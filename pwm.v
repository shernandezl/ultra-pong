==> flow/design.v <==
module pwm (clk, in, pwm);
input clk;
input [7:0]in;
output reg pwm;
reg [27:0] contador;
reg [27:0] ciclo = 0;
always @(posedge clk) begin
		if(in=='h30|in=='h31|in=='h32|in=='h33|in=='h34
			|in=='h35|in=='h36|in=='h37|in=='h38|in=='h39) begin
			case(in)
				'h30: ciclo<=0;       
				'h31: ciclo<=5_000;   
				'h32: ciclo<=10_000;  
				'h33: ciclo<=15_000;  
				'h34: ciclo<=20_000;  
				'h35: ciclo<=25_000;  
				'h36: ciclo<=30_000;  
				'h37: ciclo<=35_000;  
				'h38: ciclo<=40_000;  
				'h39: ciclo<=45_000;  
			endcase 
		end
end
always @(posedge clk) begin
	contador=contador+1;
	if (contador == 50_000)begin
		contador=0;
	end
	if (contador <= ciclo)begin
		pwm=1;
	end else begin
		pwm=0;
	end
end
endmodule 
-- Tool chain data of pwm
The steps from the RTL of pwm to its reports follow in flow order.
Line numbers count from 1 in the design file above.
Library cell names are shortened.
The mark - stands for no value.
- top: pwm
- clock port: clk
- library: sky130hd
- library corner: tt_025C_1v80

-- Elaborated design
Source: Yosys, flattened and elaborated, memories not mapped. Widths are those after wreduce. Registers that Yosys merges into a memory's read port (data or address) are not register bits. Print and check cells do not count. Equal cells are merged and count once.
- add/sub/neg operators: 1
- noted $lt $le $gt $ge: 1
- eq/ne operators: 11
- muxes and demuxes at 3
- noted bitwise logic cells: 9
- reduce/logical cells: 2
- operator list (cell ; number):
    parallel mux 28 bit (select 10 bit) ; 1
    == test 8 x 6 -> 1 bit with constant B ; 10
    adder 28 x 1 -> 28 bit with constant B ; 1
    == test 28 x 16 -> 1 bit with constant B ; 1
    <= comparator 28 bit ; 1
    two-way mux 28 bit ; 1
    nonzero test 10 bit ; 1
    bitwise OR 1 bit ; 9
    AND reduction 2 bit ; 1
    two-way mux 1 bit ; 1
- flip-flop bits (word level) at 57
- input bits at 9
- output and inout port bits: 1

-- Depth
Yosys ltp: most cells in a row. Word level: on the elaborated netlist, between registers, memories and ports. Mapped: between sequential cells and ports; inverters and the memories' decode and read muxes count.
- depth in word-level cells: 11
- ABC_AREA: 0
- noted gate-level depth with buffers: 16
- gate-level depth less buffers at 15

-- Mapped cells and area
The flow's flattened synthesis, as Yosys stat reports it; memories are mapped. The netlist is that of the ABC_AREA named above (0 if unset); the other value can give another one.
- cells by type (type ; number ; total area (um2)):
    dfxtp_1 ; 29 ; 580.557
    edfxtp_1 ; 12 ; 360.346
    ha_1 ; 14 ; 175.168
    xnor2_1 ; 18 ; 157.651
    xor2_1 ; 14 ; 122.618
    nor2_1 ; 32 ; 120.115
    nand4_1 ; 15 ; 93.84
    inv_1 ; 22 ; 82.579
    nand2_1 ; 19 ; 71.318
    nor3_1 ; 10 ; 50.048
    a21oi_1 ; 9 ; 45.043
    nand3_1 ; 9 ; 45.043
    nor2b_1 ; 7 ; 43.792
    clkbuf_1 ; 10 ; 37.536
    a21o_1 ; 4 ; 30.029
    o21ai_0 ; 6 ; 30.029
    and4_1 ; 3 ; 26.275
    and2_1 ; 4 ; 25.024
Not listed: further types 26, cells in them 40.
- noted cells in the netlist: 277
- noted synthesis area: 2409.8 um2
- noted sequential area: 940.9 um2
- flip-flops: 41
- buffer cells at 13

-- Path before layout
OpenSTA on the mapped netlist: ideal clock, no wires. The path of least setup slack (recovery checks aside). Input and output delay are each 20% of the period. Register names are those of the netlist, which keeps one name where synthesis merged equal registers.
- kind: flip-flop to flip-flop
- start point: reg contador[0]
- end point: reg pwm
- noted clock period: 3.89 ns
- setup time at 0.058 ns
- noted arrival: 3.583 ns
- noted data required time: 3.832 ns
- noted path slack: 0.249 ns
- delay of the path: 3.641 ns
- noted driving pins on the path: 17
- synthesis period reached at 3.641 ns
"delay of the path" is the arrival time less input delay plus setup time.
"driving pins on the path" counts driving pins, that of a launching flip-flop among them; a cell with two outputs on the path counts twice.
"synthesis period reached" = period - worst setup slack (recovery checks aside). The figure is calculated, with input and output delays left at 20% of the set period.
Between the ends stands the longest chain of elaborated cells between them, by number of cells; it is not shown to be the way that was timed. Of several equally long chains one is given.
Each line given opens the expression or statement behind the cell; cells for indexed reads and writes are added by Yosys, which also makes memories of some case tables.
- cells stage by stage: dfxtp_1 -> ha_1 -> and2_1 -> clkbuf_1 -> nand4_1 -> or3_1 -> mux2i_1 -> a2111o_1 -> nor4_4 -> nor2_1 -> ha_1 -> a21o_1 -> a21o_1 -> a21oi_1 -> o21ai_0 -> a21oi_1 -> o21a_1
- noted length of the longest elaborated chain: 5
- RTL lines, path after synthesis (what ; line ; RTL):
    from (decl) ; 5 ; reg [27:0] contador;
    from (assign) ; 25 ; contador=contador+1;
    from (assign) ; 27 ; contador=0;
    adder 28 x 1 -> 28 bit ; 25 ;
    == test 28 x 16 -> 1 bit ; 26 ; if (contador == 50_000)begin
    two-way mux 28 bit ; 26 ;
    <= comparator 28 bit ; 29 ; if (contador <= ciclo)begin
    two-way mux 1 bit ; 29 ;
    to (assign) ; 30 ; pwm=1;
    to (assign) ; 32 ; pwm=0;
    to (decl) ; 4 ; output reg pwm;

-- Path in the finished layout
Path of least setup slack in the final report of run 1 (OpenROAD, finished layout, wires in). Where an end is a register, its clock arrival counts in the times.
- kind: flip-flop to flip-flop
- start point: reg contador[4]
- end point: reg pwm
- noted clock period: 3.82 ns
- setup time at 0.05 ns
- noted arrival: 3.91 ns
- noted data required time: 4.06 ns
- noted path slack: 0.15 ns
- noted driving pins on the path: 15
Between the ends stands the longest chain of elaborated cells between them, by number of cells; it is not shown to be the way that was timed. Of several equally long chains one is given.
- cells stage by stage: dfxtp_1 -> and4_4 -> nand4_1 -> or3_4 -> mux2i_1 -> a2111o_1 -> nor4_4 -> nor2_1 -> ha_1 -> a21o_1 -> a21o_1 -> a21oi_2 -> o21ai_1 -> a21oi_2 -> o21a_1
- noted length of the longest elaborated chain: 5
- RTL lines, path post-layout (what ; line ; RTL):
    from (decl) ; 5 ; reg [27:0] contador;
    from (assign) ; 25 ; contador=contador+1;
    from (assign) ; 27 ; contador=0;
    adder 28 x 1 -> 28 bit ; 25 ;
    == test 28 x 16 -> 1 bit ; 26 ; if (contador == 50_000)begin
    two-way mux 28 bit ; 26 ;
    <= comparator 28 bit ; 29 ; if (contador <= ciclo)begin
    two-way mux 1 bit ; 29 ;
    to (assign) ; 30 ; pwm=1;
    to (assign) ; 32 ; pwm=0;
    to (decl) ; 4 ; output reg pwm;

==> results <==
Flow measurements of pwm on sky130hd: 2 stored runs with different settings, listed in no order. Input and output delays are each 20% of the period that was set; the output load is 0.01 pF.
"achieved period" = clock period - worst setup slack. The figure is calculated, with input and output delays left at 20% of the set period.
"worst setup path time" = time allowed to the worst setup path (clock period - input delay - output delay, where it has them) - its slack; a late launch clock adds to it, a late capture clock takes from it.
By "total power after layout" is meant OpenSTA's value without simulated activity: inputs other than the clock are taken to toggle once in ten clock periods, and the tool carries that through the logic.

Run 1
Settings were period_ns = 3.82; CORE_UTILIZATION = 50; SETUP_SLACK_MARGIN = 0.08; PLACE_DENSITY = 0.65; HOLD_SLACK_MARGIN = 0.26; CORE_ASPECT_RATIO = 1.55; ABC_AREA = 0; GPL_TIMING_DRIVEN = 0; GPL_ROUTABILITY_DRIVEN = 1; CTS_CLUSTER_DIAMETER = 191; CAP_MARGIN = 20; CORE_MARGIN = 2; SLEW_MARGIN = 20
- lowest setup slack: 0.154 ns
- noted the worst hold slack in the final report: 0.449 ns
- noted the final utilization: 60.6 %
- noted the standard-cell area of the final layout: 2821.5 um2
- post-synthesis cell area at 2409.8 um2
- total die area at 5404.1 um2
- noted the final setup TNS: 0.000 ns
- noted the achieved period: 3.666 ns
- total power after layout at 0.8324 mW
- noted the worst setup path time: 3.67 ns
- critical path type: flip-flop to flip-flop

Run 2
Settings were period_ns = 2.92; CAP_MARGIN = 20; CORE_MARGIN = 2; CORE_UTILIZATION = 40; SLEW_MARGIN = 20
- noted the final utilization: 56.2 %
- total die area at 6661.0 um2
- post-synthesis cell area at 2409.8 um2
- noted the final setup TNS: -0.346 ns
- noted the standard-cell area of the final layout: 3310.7 um2
- noted the achieved period: 3.266 ns
- noted the worst hold slack in the final report: 0.545 ns
- total power after layout at 0.9962 mW
- noted the worst setup path time: 3.27 ns
- critical path type: flip-flop to flip-flop
- lowest setup slack: -0.346 ns
