==> flow/design.v <==
module pwm2 (clk, in, pwm);
input clk;
input [7:0]in;
output reg pwm;
reg [27:0] contador;
reg [27:0] ciclo = 0;
always @(posedge clk) begin
		if(in=='h63|in=='h78|in=='h30) begin
			case(in)
				'h30: ciclo<=0;          
				'h63: ciclo<=20_000;     
				'h78: ciclo<=50_000;     
			endcase 
		end
end
always @(posedge clk) begin
	contador=contador+1;
	if (contador == 50_000)begin
		contador=0;
	end
	if (contador <= ciclo)begin
		pwm=1;
	end else begin
		pwm=0;
	end
end
endmodule 
### Step by step through the tools: pwm2

Tool output for the design above, in the order of the flow.
Line numbers count from 1 in the design file above.
Cell names lack the library's common part.
A cell with n/a has no value.

| inputs | value |
|---|---|
| design top | pwm2 |
| clock port | clk |
| standard-cell library | sky130hd |
| timing corner | tt_025C_1v80 |

### Elaborated design

Counts by Yosys on the flattened word-level netlist (proc, flatten, opt, wreduce; memories kept). Register bits leave out memories and registers merged into their read ports (data or address). Print and check cells are left out. Cells with the same type and inputs are merged into one.

| word-level totals | value |
|---|---|
| latch bits | 0 |
| memory bits (read-only) | 0 |
| output and inout port bits | 1 |
| cells after elaboration | 16 |
| memories kept | 0 |
| word width x clocked read ports | 0 |
| bits in writable memories | 0 |
| register bits | 57 |

| operators by class | value |
|---|---|
| multiply operators | 0 |
| mux-type cells | 3 |
| reduce/logical cells | 2 |
| add/subtract/negate cells | 1 |
| shifts and indexed selects | 0 |
| $lt $le $gt $ge | 1 |
| divide/modulo/power cells | 0 |
| bitwise gates (word level) | 2 |
| equal/unequal tests | 4 |

Operators with widths:

| operator | count |
|---|---|
| parallel mux 28 bit (select 3 bit) | 1 |
| adder 28 x 1 -> 28 bit with constant B | 1 |
| == test 28 x 16 -> 1 bit with constant B | 1 |
| less-or-equal comparator 28 bit | 1 |
| two-way mux 28 bit | 1 |
| == test 8 x 7 -> 1 bit with constant B | 2 |
| == test 8 x 6 -> 1 bit with constant B | 1 |
| nonzero test 3 bit | 1 |
| OR 1 bit | 2 |
| AND reduction 2 bit | 1 |
| two-way mux 1 bit | 1 |

### Depth

Longest topological path by Yosys (ltp), each cell counted once; first at word level (registers and memories cut), then after technology mapping (sequential cells cut; the memories' decode and read muxes count).

| logic depth | value |
|---|---|
| depth after elaboration | 5 |
| ABC_AREA | 0 |
| mapped depth | 18 |
| gate-level depth less buffers | 16 |

### Netlist

Source: synth_stat.txt of the flow (Yosys; design flattened, memories mapped). It holds for the ABC_AREA given above (unset counts as 0); a run with the other value may have another netlist.
The area totals of this step are shown rounded.

Cells by type:

| cell | count | total area (µm²) |
|---|---|---|
| dfxtp_1 | 29 | 580.557 |
| xnor2_1 | 20 | 175.168 |
| ha_1 | 10 | 125.12 |
| edfxtp_1 | 3 | 90.086 |
| xor2_1 | 10 | 87.584 |
| nand4_1 | 11 | 68.816 |
| nand2_1 | 18 | 67.565 |
| nand3_1 | 11 | 55.053 |
| nor3_1 | 11 | 55.053 |
| nor4_1 | 8 | 50.048 |
| clkbuf_1 | 11 | 41.29 |
| nor2_1 | 11 | 41.29 |
| a21oi_1 | 7 | 35.034 |
| and3_1 | 5 | 31.28 |
| nand2b_1 | 5 | 31.28 |
| inv_1 | 7 | 26.275 |
| nand4_4 | 1 | 21.27 |
| nor2b_1 | 3 | 18.768 |

Not listed: further types 33, cells in them 41.

| mapped netlist | value |
|---|---|
| cell count | 222 |
| flip-flop cells | 32 |
| area of sequential cells | 670.6 µm² |
| cell area after synthesis | 1936 µm² |
| buffers | 12 |

### Worst setup path after synthesis

Source: OpenSTA report_checks on the synthesized netlist (no wires, ideal clock, input and output delay 20% of the period each), path of least setup slack; recovery checks are left aside. Register names are those of the netlist, which keeps one name where synthesis merged equal registers.

| timing after synthesis | value |
|---|---|
| path type | register to register |
| start point | register contador[2] |
| end point | register pwm |
| required time | 3.790 ns |
| driving pins on the path | 16 |
| arrival time | 3.777 ns |
| library setup time | 0.070 ns |
| path delay | 3.847 ns |
| path slack | 0.013 ns |
| clock period | 3.86 ns |
| synthesis period reached | 3.847 ns |

"path delay" = arrival - input delay + setup time.
"driving pins on the path" counts driving pins, that of a launching flip-flop among them; a cell with two outputs on the path counts twice.
"synthesis period reached" = period - worst setup slack (recovery checks aside). The figure is calculated, with input and output delays left at 20% of the set period.
Between the ends stands the longest chain of elaborated cells between them, by number of cells; it is not shown to be the way that was timed. Of several equally long chains one is given.
Each line given opens the expression or statement behind the cell; cells for indexed reads and writes are added by Yosys, which also makes memories of some case tables.

| on the way, after synthesis | value |
|---|---|
| cell sequence | dfxtp_1 > nand3_2 > or4_4 > or3_1 > a2111oi_0 > o311ai_0 > and4bb_1 > buf_4 > nor2_1 > ha_1 > and4_1 > nand2_1 > or4_1 > nor3_1 > o2111ai_1 > a21oi_1 |
| cells in the longest elaborated chain | 5 |
| elaborated cells between the ends (all ways) | 5 |
| classes of those cells | 1 x add/sub; 1 x compare; 1 x eq/ne; 2 x mux |

Ends and longest elaborated chain, after synthesis:

| item | line | RTL |
|---|---|---|
| from (decl) | 5 | `reg [27:0] contador;` |
| from (assign) | 17 | `contador=contador+1;` |
| from (assign) | 19 | `contador=0;` |
| adder 28 x 1 -> 28 bit | 17 |  |
| == test 28 x 16 -> 1 bit | 18 | `if (contador == 50_000)begin` |
| two-way mux 28 bit | 18 |  |
| less-or-equal comparator 28 bit | 21 | `if (contador <= ciclo)begin` |
| two-way mux 1 bit | 21 |  |
| to (assign) | 22 | `pwm=1;` |
| to (assign) | 24 | `pwm=0;` |
| to (decl) | 4 | `output reg pwm;` |

### Path in the finished layout

Path of least setup slack in the final report of entry A (OpenROAD, finished layout, wires in). Where an end is a register, its clock arrival counts in the times.

| timing after layout | value |
|---|---|
| path type | register to register |
| start point | register contador[18] |
| end point | register pwm |
| arrival time | 4.54 ns |
| required time | 4.54 ns |
| clock period | 4.32 ns |
| library setup time | 0.08 ns |
| path slack | 0.00 ns |
| driving pins on the path | 15 |

Between the ends stands the longest chain of elaborated cells between them, by number of cells; it is not shown to be the way that was timed. Of several equally long chains one is given.

| on the way, after layout | value |
|---|---|
| cell sequence | dfxtp_1 > nand2_1 > nor3_4 > nand4_1 > xnor2_1 > nor4_4 > and4bb_2 > buf_4 > a21oi_1 > ha_2 > nand4_1 > or4_4 > nor3_2 > o2111ai_1 > a21oi_1 |
| cells in the longest elaborated chain | 5 |
| elaborated cells between the ends (all ways) | 5 |
| classes of those cells | 1 x add/sub; 1 x compare; 1 x eq/ne; 2 x mux |

Ends and longest elaborated chain, after layout:

| item | line | RTL |
|---|---|---|
| from (decl) | 5 | `reg [27:0] contador;` |
| from (assign) | 17 | `contador=contador+1;` |
| from (assign) | 19 | `contador=0;` |
| adder 28 x 1 -> 28 bit | 17 |  |
| == test 28 x 16 -> 1 bit | 18 | `if (contador == 50_000)begin` |
| two-way mux 28 bit | 18 |  |
| less-or-equal comparator 28 bit | 21 | `if (contador <= ciclo)begin` |
| two-way mux 1 bit | 21 |  |
| to (assign) | 22 | `pwm=1;` |
| to (assign) | 24 | `pwm=0;` |
| to (decl) | 4 | `output reg pwm;` |

Memo
Re: implementation data of pwm2

Module pwm2, platform sky130hd: 2 stored runs of the flow (Yosys, OpenROAD) with differing settings, in no particular order. Input and output delays are each 20% of the period that was set; the output load is 0.01 pF.
"critical path time" is the time allowed to the run's worst setup path (the clock period less input and output delay, where it has them) less its slack. Clock arrival times count: a late capture clock shortens it, a late launch clock lengthens it.
By "power consumption" is meant OpenSTA's value without simulated activity: inputs other than the clock are taken to toggle once in ten clock periods, and the tool carries that through the logic.
The measured numbers are rounded.

## Entry A

==> flow/run.sh <==
#!/bin/bash
# the make line also repeats the synthesis and layout settings of config.mk as NAME=value (left out here)
make -C /OpenROAD-flow-scripts/flow DESIGN_CONFIG=/design/flow/config.mk WORK_HOME=/design/flow/orfs CLKGATE_MAP_FILE= finish
==> flow/config.mk <==
export PLATFORM = sky130hd
export DESIGN_NAME = pwm2
export DESIGN_NICKNAME = pwm2
export VERILOG_FILES = /design/flow/design.v
export SDC_FILE = /design/flow/constraint.sdc
export NUM_CORES = 4
export LEC_CHECK = 0
export CAP_MARGIN = 20
export CELL_PAD_IN_SITES_DETAIL_PLACEMENT = 1
export CORE_MARGIN = 10
export CORE_UTILIZATION = 26
export MIN_ROUTING_LAYER = met2
export PLACE_DENSITY = 0.86
export SETUP_SLACK_MARGIN = 0.71
export SLEW_MARGIN = 20
==> flow/constraint.sdc <==
create_clock -name core_clock -period 4.32 [get_ports {clk}]
set_input_delay 0.8640 -clock core_clock [delete_from_list [all_inputs] [get_ports {clk}]]
set_output_delay 0.8640 -clock core_clock [all_outputs]
set_load 0.01 [all_outputs]

| result of entry A | value |
|---|---|
| utilization | 35.6% |
| critical path time | 4.32 ns |
| type of the worst setup path | register to register |
| Yosys chip area after synthesis | 1936 µm² |
| overall die area | 11300 µm² |
| setup slack of the critical path | 0.004 ns |
| post-route worst hold slack | 0.477 ns |
| sum of negative setup slack | 0.000 ns |
| power consumption | 0.5569 mW |

## Entry B

==> flow/run.sh <==
#!/bin/bash
# the make line also repeats the synthesis and layout settings of config.mk as NAME=value (left out here)
make -C /OpenROAD-flow-scripts/flow DESIGN_CONFIG=/design/flow/config.mk WORK_HOME=/design/flow/orfs CLKGATE_MAP_FILE= finish
==> flow/config.mk <==
export PLATFORM = sky130hd
export DESIGN_NAME = pwm2
export DESIGN_NICKNAME = pwm2
export VERILOG_FILES = /design/flow/design.v
export SDC_FILE = /design/flow/constraint.sdc
export NUM_CORES = 4
export LEC_CHECK = 0
export CAP_MARGIN = 20
export CORE_MARGIN = 2
export CORE_UTILIZATION = 40
export SLEW_MARGIN = 20
==> flow/constraint.sdc <==
create_clock -name core_clock -period 5.65 [get_ports {clk}]
set_input_delay 1.1300 -clock core_clock [delete_from_list [all_inputs] [get_ports {clk}]]
set_output_delay 1.1300 -clock core_clock [all_outputs]
set_load 0.01 [all_outputs]

| result of entry B | value |
|---|---|
| setup slack of the critical path | 1.039 ns |
| power consumption | 0.4758 mW |
| overall die area | 5412 µm² |
| utilization | 46.4% |
| post-route worst hold slack | 0.487 ns |
| Yosys chip area after synthesis | 1936 µm² |
| sum of negative setup slack | 0.000 ns |
| critical path time | 4.61 ns |
| type of the worst setup path | register to register |
